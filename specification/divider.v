==> flow/design.v <==
module controller(load,
                   add,
                   shift,
                   inbit,
                   sel,
		               valid,
                   start,
                   sign, 
                   clk,
                   reset);
output load;
output add;
output shift;
output inbit;
output [1:0] sel;
output valid;   
input start;
input sign;
input clk;
input reset;
reg [1:0] SBc;
wire [1:0] SBn;
wire SBand, SBnor;
wire ctrl0, ctrl1;
assign SBand = SBc[0] & SBc[1];
assign SBnor = ~(SBc[0] | SBc[1]);
assign SBn[0] = (~start) & ((~(ctrl0 | SBand)) | SBand);
assign SBn[1] = (~start) & ((~(ctrl1 | SBand)) | SBand);
assign ctrl0 = (SBnor)&(~sign);
assign ctrl1 = (SBnor)&sign;
assign add = SBc[1] & (~SBc[0]);
assign load = SBc[1] & SBc[0];
assign shift = SBc[1] | SBc[0];
assign inbit = (~SBc[1]) & SBc[0];
assign sel[1] = SBc[0];
assign sel[0] = ~(SBc[0] & SBc[1]);
always @(posedge clk or posedge reset)
begin
  if (reset == 1'b1) begin
    SBc = 2'b00;
  end
  else begin
    SBc <= ~SBn;
  end  
end
endmodule
module addsub( sum,
               cout,
               A,
               B,
               cin,
               AS);  
output sum;
output cout;
input A;
input B;
input cin;
input AS;
wire coutb;
assign cout = ~coutb;
wire Bx;
assign Bx = B ^ AS;
wire sumb;
assign sum = ~sumb;
assign coutb = ~((cin & (A | Bx)) | (A & Bx));
assign sumb = ~((A & Bx & cin) | (coutb & (A | Bx | cin)));
endmodule
module mux( out,
            in10,
            in01,
            in11,
            sel);
output out;
input in10;
input in01;
input in11;
input[1:0] sel;
wire w10, w01, w11;
assign w10 = (sel[1] & (~sel[0]));
assign w01 = ((~sel[1]) & sel[0]);
assign w11 = sel[1] & sel[0];
assign out = (in10 & w10) | (in01 & w01) | (in11 & w11); 
endmodule
module shifter(  out1,
                 in1,
                 in0,
                 shift);
output out1;
input in1;
input in0;
input shift;
assign out1 = ((~shift) & in1) | (shift & in0);
endmodule
module datapath(remainder, 
                quotient, 
                sign,
                divisorin,
                dividendin,
                load,
                add,
                shift,
                inbit,
                sel,
                clk,
                reset);
output [6:0] remainder;
output [7:0] quotient;
output sign;
input [6:0] divisorin;
input [7:0] dividendin;
input load;
input add;
input shift;
input inbit;
input [1:0] sel;
input clk;
input reset;
reg[7:0] rDivisor;
wire[8:0] ASR;  
wire[15:0] Mux;
wire[15:0] SNS;  
reg[15:0] rRemainder;
assign quotient = rRemainder[7:0];
assign remainder = rRemainder[15:9];
assign sign = ASR[7];
always @(posedge clk or posedge reset)
begin
  if (reset == 1'b1) begin
    rDivisor = 8'b00000000;
  end
  else begin
    if (load == 1'b1)
      rDivisor[7:0] = divisorin;
  end
end
wire c1,c2,c3,c4,c5,c6,c7,c8;
addsub as0( .sum(ASR[0]), .cout(c1), .A(rRemainder[8]), .B(rDivisor[0]), .cin(~add), .AS(~add) );
addsub as1( .sum(ASR[1]), .cout(c2), .A(rRemainder[9]), .B(rDivisor[1]), .cin(c1), .AS(~add) );
addsub as2( .sum(ASR[2]), .cout(c3), .A(rRemainder[10]), .B(rDivisor[2]), .cin(c2), .AS(~add) );
addsub as3( .sum(ASR[3]), .cout(c4), .A(rRemainder[11]), .B(rDivisor[3]), .cin(c3), .AS(~add) );
addsub as4( .sum(ASR[4]), .cout(c5), .A(rRemainder[12]), .B(rDivisor[4]), .cin(c4), .AS(~add) );
addsub as5( .sum(ASR[5]), .cout(c6), .A(rRemainder[13]), .B(rDivisor[5]), .cin(c5), .AS(~add) );
addsub as6( .sum(ASR[6]), .cout(c7), .A(rRemainder[14]), .B(rDivisor[6]), .cin(c6), .AS(~add) );
addsub as7( .sum(ASR[7]), .cout(c8), .A(rRemainder[15]), .B(rDivisor[7]), .cin(c7), .AS(~add) );
mux m00( .out(Mux[0]), .in10(dividendin[0]), .in01(rRemainder[0]), .in11(rRemainder[0]), .sel(sel));
mux m01( .out(Mux[1]), .in10(dividendin[1]), .in01(rRemainder[1]), .in11(rRemainder[1]), .sel(sel));
mux m02( .out(Mux[2]), .in10(dividendin[2]), .in01(rRemainder[2]), .in11(rRemainder[2]), .sel(sel));
mux m03( .out(Mux[3]), .in10(dividendin[3]), .in01(rRemainder[3]), .in11(rRemainder[3]), .sel(sel));
mux m04( .out(Mux[4]), .in10(dividendin[4]), .in01(rRemainder[4]), .in11(rRemainder[4]), .sel(sel));
mux m05( .out(Mux[5]), .in10(dividendin[5]), .in01(rRemainder[5]), .in11(rRemainder[5]), .sel(sel));
mux m06( .out(Mux[6]), .in10(dividendin[6]), .in01(rRemainder[6]), .in11(rRemainder[6]), .sel(sel));
mux m07( .out(Mux[7]), .in10(dividendin[7]), .in01(rRemainder[7]), .in11(rRemainder[7]), .sel(sel));
mux m08( .out(Mux[8]), .in10(1'b0), .in01(ASR[0]), .in11(rRemainder[8]), .sel(sel));
mux m09( .out(Mux[9]), .in10(1'b0), .in01(ASR[1]), .in11(rRemainder[9]), .sel(sel));
mux m10( .out(Mux[10]), .in10(1'b0), .in01(ASR[2]), .in11(rRemainder[10]), .sel(sel));
mux m11( .out(Mux[11]), .in10(1'b0), .in01(ASR[3]), .in11(rRemainder[11]), .sel(sel));
mux m12( .out(Mux[12]), .in10(1'b0), .in01(ASR[4]), .in11(rRemainder[12]), .sel(sel));
mux m13( .out(Mux[13]), .in10(1'b0), .in01(ASR[5]), .in11(rRemainder[13]), .sel(sel));
mux m14( .out(Mux[14]), .in10(1'b0), .in01(ASR[6]), .in11(rRemainder[14]), .sel(sel));
mux m15( .out(Mux[15]), .in10(1'b0), .in01(ASR[7]), .in11(rRemainder[15]), .sel(sel));
wire SNS16;
shifter s00( .out1(SNS[0]), .in1(Mux[0]), .in0(inbit), .shift(shift));
shifter s01( .out1(SNS[1]), .in1(Mux[1]), .in0(Mux[0]), .shift(shift));
shifter s02( .out1(SNS[2]), .in1(Mux[2]), .in0(Mux[1]), .shift(shift));
shifter s03( .out1(SNS[3]), .in1(Mux[3]), .in0(Mux[2]), .shift(shift));
shifter s04( .out1(SNS[4]), .in1(Mux[4]), .in0(Mux[3]), .shift(shift));
shifter s05( .out1(SNS[5]), .in1(Mux[5]), .in0(Mux[4]), .shift(shift));
shifter s06( .out1(SNS[6]), .in1(Mux[6]), .in0(Mux[5]), .shift(shift));
shifter s07( .out1(SNS[7]), .in1(Mux[7]), .in0(Mux[6]), .shift(shift));
shifter s08( .out1(SNS[8]), .in1(Mux[8]), .in0(Mux[7]), .shift(shift));
shifter s09( .out1(SNS[9]), .in1(Mux[9]), .in0(Mux[8]), .shift(shift));
shifter s10( .out1(SNS[10]), .in1(Mux[10]), .in0(Mux[9]), .shift(shift));
shifter s11( .out1(SNS[11]), .in1(Mux[11]), .in0(Mux[10]), .shift(shift));
shifter s12( .out1(SNS[12]), .in1(Mux[12]), .in0(Mux[11]), .shift(shift));
shifter s13( .out1(SNS[13]), .in1(Mux[13]), .in0(Mux[12]), .shift(shift));
shifter s14( .out1(SNS[14]), .in1(Mux[14]), .in0(Mux[13]), .shift(shift));
shifter s15( .out1(SNS[15]), .in1(Mux[15]), .in0(Mux[14]), .shift(shift));
always @(posedge clk or posedge reset)
begin
  if (reset == 1'b1) begin
    rRemainder = 16'b0000000000000000;
  end
  else begin
    rRemainder <= SNS;
  end
end
endmodule
module divider(
         remainder,
         quotient,
	       valid,
         divisorin,
         dividendin,
         start,
         clk,
         reset);
output [6:0] remainder;
output [7:0] quotient;
output valid;  
input [6:0] divisorin;
input [7:0] dividendin;
input start;
input clk;
input reset;
wire sign, load, add, shift, inbit;
wire[1:0] sel;
datapath d0(
  .remainder(remainder),
  .quotient(quotient),
  .sign(sign),
  .divisorin(divisorin),
  .dividendin(dividendin),
  .load(load),
  .add(add),
  .shift(shift),
  .inbit(inbit),
  .sel(sel),
  .clk(clk),
  .reset(reset)
);
controller c0(
  .load(load),
  .add(add),
  .shift(shift),
  .inbit(inbit),
  .sel(sel),
  .valid(valid),
  .start(start),
  .sign(sign),
  .clk(clk),
  .reset(reset)
);
endmodule
[Reports on divider]
Tool output for the design above, in the order of the flow.
Lines are those of the file above, counted from 1.
Library cell names are shortened.
A cell with - has no value.
Set-up
  design top: divider
  clock port: clk
  standard-cell library: sky130hd
  timing corner: tt_025C_1v80

[Word level]
Source: Yosys, flattened and elaborated, memories not mapped. Widths are those after wreduce; folded enables and synchronous resets count as part of the registers. Registers that Yosys merges into a memory's read port (data or address) are not register bits. Print and check cells do not count. Equal cells are merged and count once.
Bit counts
  register bits after elaboration: 25
  bits of input ports: 18
  output and inout bits: 16
  cells after elaboration: 219
Cells by class
  bitwise operators: 216
Operators by type and width (count)
  AND 1 bit: 114
  OR 1 bit: 77
  inverter 1 bit: 17
  XOR 1 bit: 7
  inverter 2 bit: 1

[Longest topological paths]
Depth = most cells in a row (Yosys ltp): at word level without a register or memory, in the mapped netlist without a sequential cell, where the memories' decode and read muxes count.
Logic depth
  depth after elaboration: 31
  ABC_AREA: 0
  gate-level depth with buffers: 15
  mapped depth without buffers: 13

[After synthesis]
Yosys stat after the flow's synthesis: flattened, memories mapped to cells. It holds for the ABC_AREA given above (unset counts as 0); a run with the other value may have another netlist.
Mapped netlist
  cells in the netlist: 134
  flip-flops: 25
  sequential area: 625.6 µm²
  mapped area: 1468.9 µm²
Cells by type
  dfrtp_1: count 25, total area 625.6 µm²
  fa_1: count 7, total area 140.134 µm²
  buf_4: count 16, total area 120.115 µm²
  mux2_2: count 7, total area 78.826 µm²
  mux2i_1: count 7, total area 70.067 µm²
  a21oi_2: count 7, total area 61.309 µm²
  xnor2_1: count 6, total area 52.55 µm²
  o22ai_1: count 7, total area 43.792 µm²
  o21ai_0: count 8, total area 40.038 µm²
  inv_1: count 10, total area 37.536 µm²
  buf_6: count 3, total area 33.782 µm²
  nand2_1: count 7, total area 26.275 µm²
  nor2_1: count 5, total area 18.768 µm²
  nor2b_1: count 3, total area 18.768 µm²
  buf_2: count 3, total area 15.014 µm²
  nor2b_4: count 1, total area 13.763 µm²
  a21oi_1: count 2, total area 10.01 µm²
  xor2_1: count 1, total area 8.758 µm²
Other cell types: 8; their cells: 9.
The figures by module come from a second, unflattened synthesis with its own total; it is not the netlist above.
Second synthesis, totals
  cell total of the unflattened synthesis: 175
  area (unflattened synthesis): 1914.3 µm²
Each row is one instance without its submodules.
By module
  datapath: instances 1, area 815.8 µm², sequential area 575.6 µm², cells 49
  mux: instances 16, area 23.8 µm², sequential area 0.0 µm², cells 3
  addsub: instances 8, area 43.8 µm², sequential area 0.0 µm², cells 6
  shifter: instances 16, area 15.0 µm², sequential area 0.0 µm², cells 1
  controller: instances 1, area 127.6 µm², sequential area 50.0 µm², cells 14
  divider: instances 1, area 0.0 µm², sequential area 0.0 µm², cells 0

[Path before layout]
OpenSTA on the mapped netlist: ideal clock, no wires. The path of least setup slack (recovery checks aside). Input and output delay are each 20% of the period. Register names are those of the netlist, which keeps one name where synthesis merged equal registers.
Timing path post-synthesis
  path type: register -> register
  from: reg c0.SBc[1]
  to: reg d0.rRemainder[15]
  path delay: 4.190 ns
  data arrival time: 4.107 ns
  slack: -0.220 ns
  driving pins on the path: 16
  period: 3.97 ns
  required time: 3.887 ns
  path buffers: 2
  period reached after synthesis: 4.19 ns
"path delay" = arrival - input delay + setup time.
"driving pins on the path" counts driving pins, that of a launching flip-flop among them; a cell with two outputs on the path counts twice.
"period reached after synthesis" = period - worst setup slack (recovery checks aside). The figure is calculated, with input and output delays left at 20% of the set period.
The rows between start and end are the longest chain of elaborated cells between them; the timing report does not say that the signal goes this way. Where chains are equally long, one stands for them.
A line is the first line of the expression or statement that the cell stems from. Yosys adds cells for indexed reads and writes and turns some case tables into memories.
On the way, post-synthesis
  path through: dfrtp_1 buf_6 nor2b_4 buf_6 xnor2_1 fa_1 fa_1 fa_1 fa_1 fa_1 fa_1 inv_1 fa_1 nor2_1 a21oi_1 o21ai_0
  cells in the longest elaborated chain: 27
RTL lines, path post-synthesis
  start: declaration: RTL line 21  | reg [1:0] SBc;
  start: assignment: RTL line 40  | SBc = 2'b00;
  start: assignment: RTL line 43  | SBc <= ~SBn;
  AND 1 bit: RTL line 31  | assign add = SBc[1] & (~SBc[0]);
  inverter 1 bit: RTL line 137  | addsub as0( .sum(ASR[0]), .cout(c1), .A(rRemainder[8]), .B(rDivisor[0]), .cin(~add), .AS(~add) );
  XOR 1 bit: RTL line 62  | assign Bx = B ^ AS;
  OR 1 bit: RTL line 65  | assign coutb = ~((cin & (A | Bx)) | (A & Bx));
  AND 1 bit: RTL line 65
  OR 1 bit: RTL line 65
  AND 1 bit: RTL line 65
  [... 13 more ...]
  inverter 1 bit: RTL line 65
  AND 1 bit: RTL line 66  | assign sumb = ~((A & Bx & cin) | (coutb & (A | Bx | cin)));
  OR 1 bit: RTL line 66
  AND 1 bit: RTL line 82  | assign out = (in10 & w10) | (in01 & w01) | (in11 & w11);
  OR 1 bit: RTL line 82
  AND 1 bit: RTL line 92  | assign out1 = ((~shift) & in1) | (shift & in0);
  OR 1 bit: RTL line 92
  end: assignment: RTL line 181  | rRemainder = 16'b0000000000000000;
  end: assignment: RTL line 184  | rRemainder <= SNS;
  end: declaration: RTL line 122  | reg[15:0] rRemainder;

[Worst path after layout]
Path of least setup slack in the final report of entry A (OpenROAD, finished layout, wires in). Where an end is a register, its clock arrival counts in the times.
Timing path after layout
  path type: register -> register
  from: reg c0.SBc[1]
  to: reg d0.rRemainder[15]
  slack: 1.42 ns
  data arrival time: 5.09 ns
  driving pins on the path: 14
  path buffers: 0
  required time: 6.51 ns
  period: 6.32 ns
The rows between start and end are the longest chain of elaborated cells between them; the timing report does not say that the signal goes this way. Where chains are equally long, one stands for them.
On the way, after layout
  path through: dfrtp_1 nor2b_4 xnor2_1 fa_1 fa_1 fa_1 fa_1 fa_1 fa_1 inv_1 fa_1 nor2_1 a21oi_1 o21ai_0
  cells in the longest elaborated chain: 27
RTL lines, path after layout
  start: declaration: RTL line 21  | reg [1:0] SBc;
  start: assignment: RTL line 40  | SBc = 2'b00;
  start: assignment: RTL line 43  | SBc <= ~SBn;
  AND 1 bit: RTL line 31  | assign add = SBc[1] & (~SBc[0]);
  inverter 1 bit: RTL line 137  | addsub as0( .sum(ASR[0]), .cout(c1), .A(rRemainder[8]), .B(rDivisor[0]), .cin(~add), .AS(~add) );
  XOR 1 bit: RTL line 62  | assign Bx = B ^ AS;
  OR 1 bit: RTL line 65  | assign coutb = ~((cin & (A | Bx)) | (A & Bx));
  AND 1 bit: RTL line 65
  OR 1 bit: RTL line 65
  AND 1 bit: RTL line 65
  [... 13 more ...]
  inverter 1 bit: RTL line 65
  AND 1 bit: RTL line 66  | assign sumb = ~((A & Bx & cin) | (coutb & (A | Bx | cin)));
  OR 1 bit: RTL line 66
  AND 1 bit: RTL line 82  | assign out = (in10 & w10) | (in01 & w01) | (in11 & w11);
  OR 1 bit: RTL line 82
  AND 1 bit: RTL line 92  | assign out1 = ((~shift) & in1) | (shift & in0);
  OR 1 bit: RTL line 92
  end: assignment: RTL line 181  | rRemainder = 16'b0000000000000000;
  end: assignment: RTL line 184  | rRemainder <= SNS;
  end: declaration: RTL line 122  | reg[15:0] rRemainder;

# Flow runs of divider

Record of 2 stored runs of the RTL-to-layout flow on divider, platform sky130hd. The runs are unordered. Constraints: input delay and output delay 20% of the set period each, output load 0.01 pF.
"achieved clock period (ns)": clock period set for the run, less the worst setup slack. It is reckoned from that one timing run; input and output delays stay at 20% of the period that was set.
"worst setup path time (ns)": the worst setup path's part of the clock period (all of it between registers, 20% less for each end at a port) less its slack. A launch clock that arrives late makes it longer, a capture clock that arrives late makes it shorter.
"finish__power__total" is the tool's figure for a default switching activity; nothing was simulated.

settings of entry A
{
  "period_ns": 6.32,
  "CORE_UTILIZATION": 32,
  "PLACE_DENSITY_LB_ADDON": 0.05,
  "CELL_PAD_IN_SITES_DETAIL_PLACEMENT": 2,
  "ABC_AREA": 0,
  "GPL_ROUTABILITY_DRIVEN": 1,
  "CTS_CLUSTER_SIZE": 21,
  "CTS_CLUSTER_DIAMETER": 389,
  "CAP_MARGIN": 0,
  "SLEW_MARGIN": 0,
  "MAX_ROUTING_LAYER": "met5",
  "CORE_MARGIN": 2
}
report of entry A
yosys chip area after synthesis (um^2): 1468.9
finish__design__die__area: 5148.1
finish__design__instance__area__stdcell: 1722.9
finish__timing__setup__ws: 1.423
finish__timing__setup__tns: 0.000
finish__timing__hold__ws: 0.545
finish__power__total: 9.596e-04
achieved clock period (ns): 4.897
worst setup path time (ns): 4.90
worst setup path kind: register -> register

settings of entry B
{
  "period_ns": 4.89,
  "CORE_UTILIZATION": 24,
  "SETUP_SLACK_MARGIN": 1.03,
  "PLACE_DENSITY": 0.89,
  "TNS_END_PERCENT": 55,
  "ABC_AREA": 1,
  "CAP_MARGIN": 30,
  "CORE_MARGIN": 2,
  "SLEW_MARGIN": 20
}
report of entry B
yosys chip area after synthesis (um^2): 1412.6
finish__design__die__area: 6515.7
finish__design__instance__area__stdcell: 1836.8
finish__timing__setup__ws: 1.100
finish__timing__setup__tns: 0.000
finish__timing__hold__ws: 0.509
finish__power__total: 1.252e-03
achieved clock period (ns): 3.790
worst setup path time (ns): 3.79
worst setup path kind: register -> register
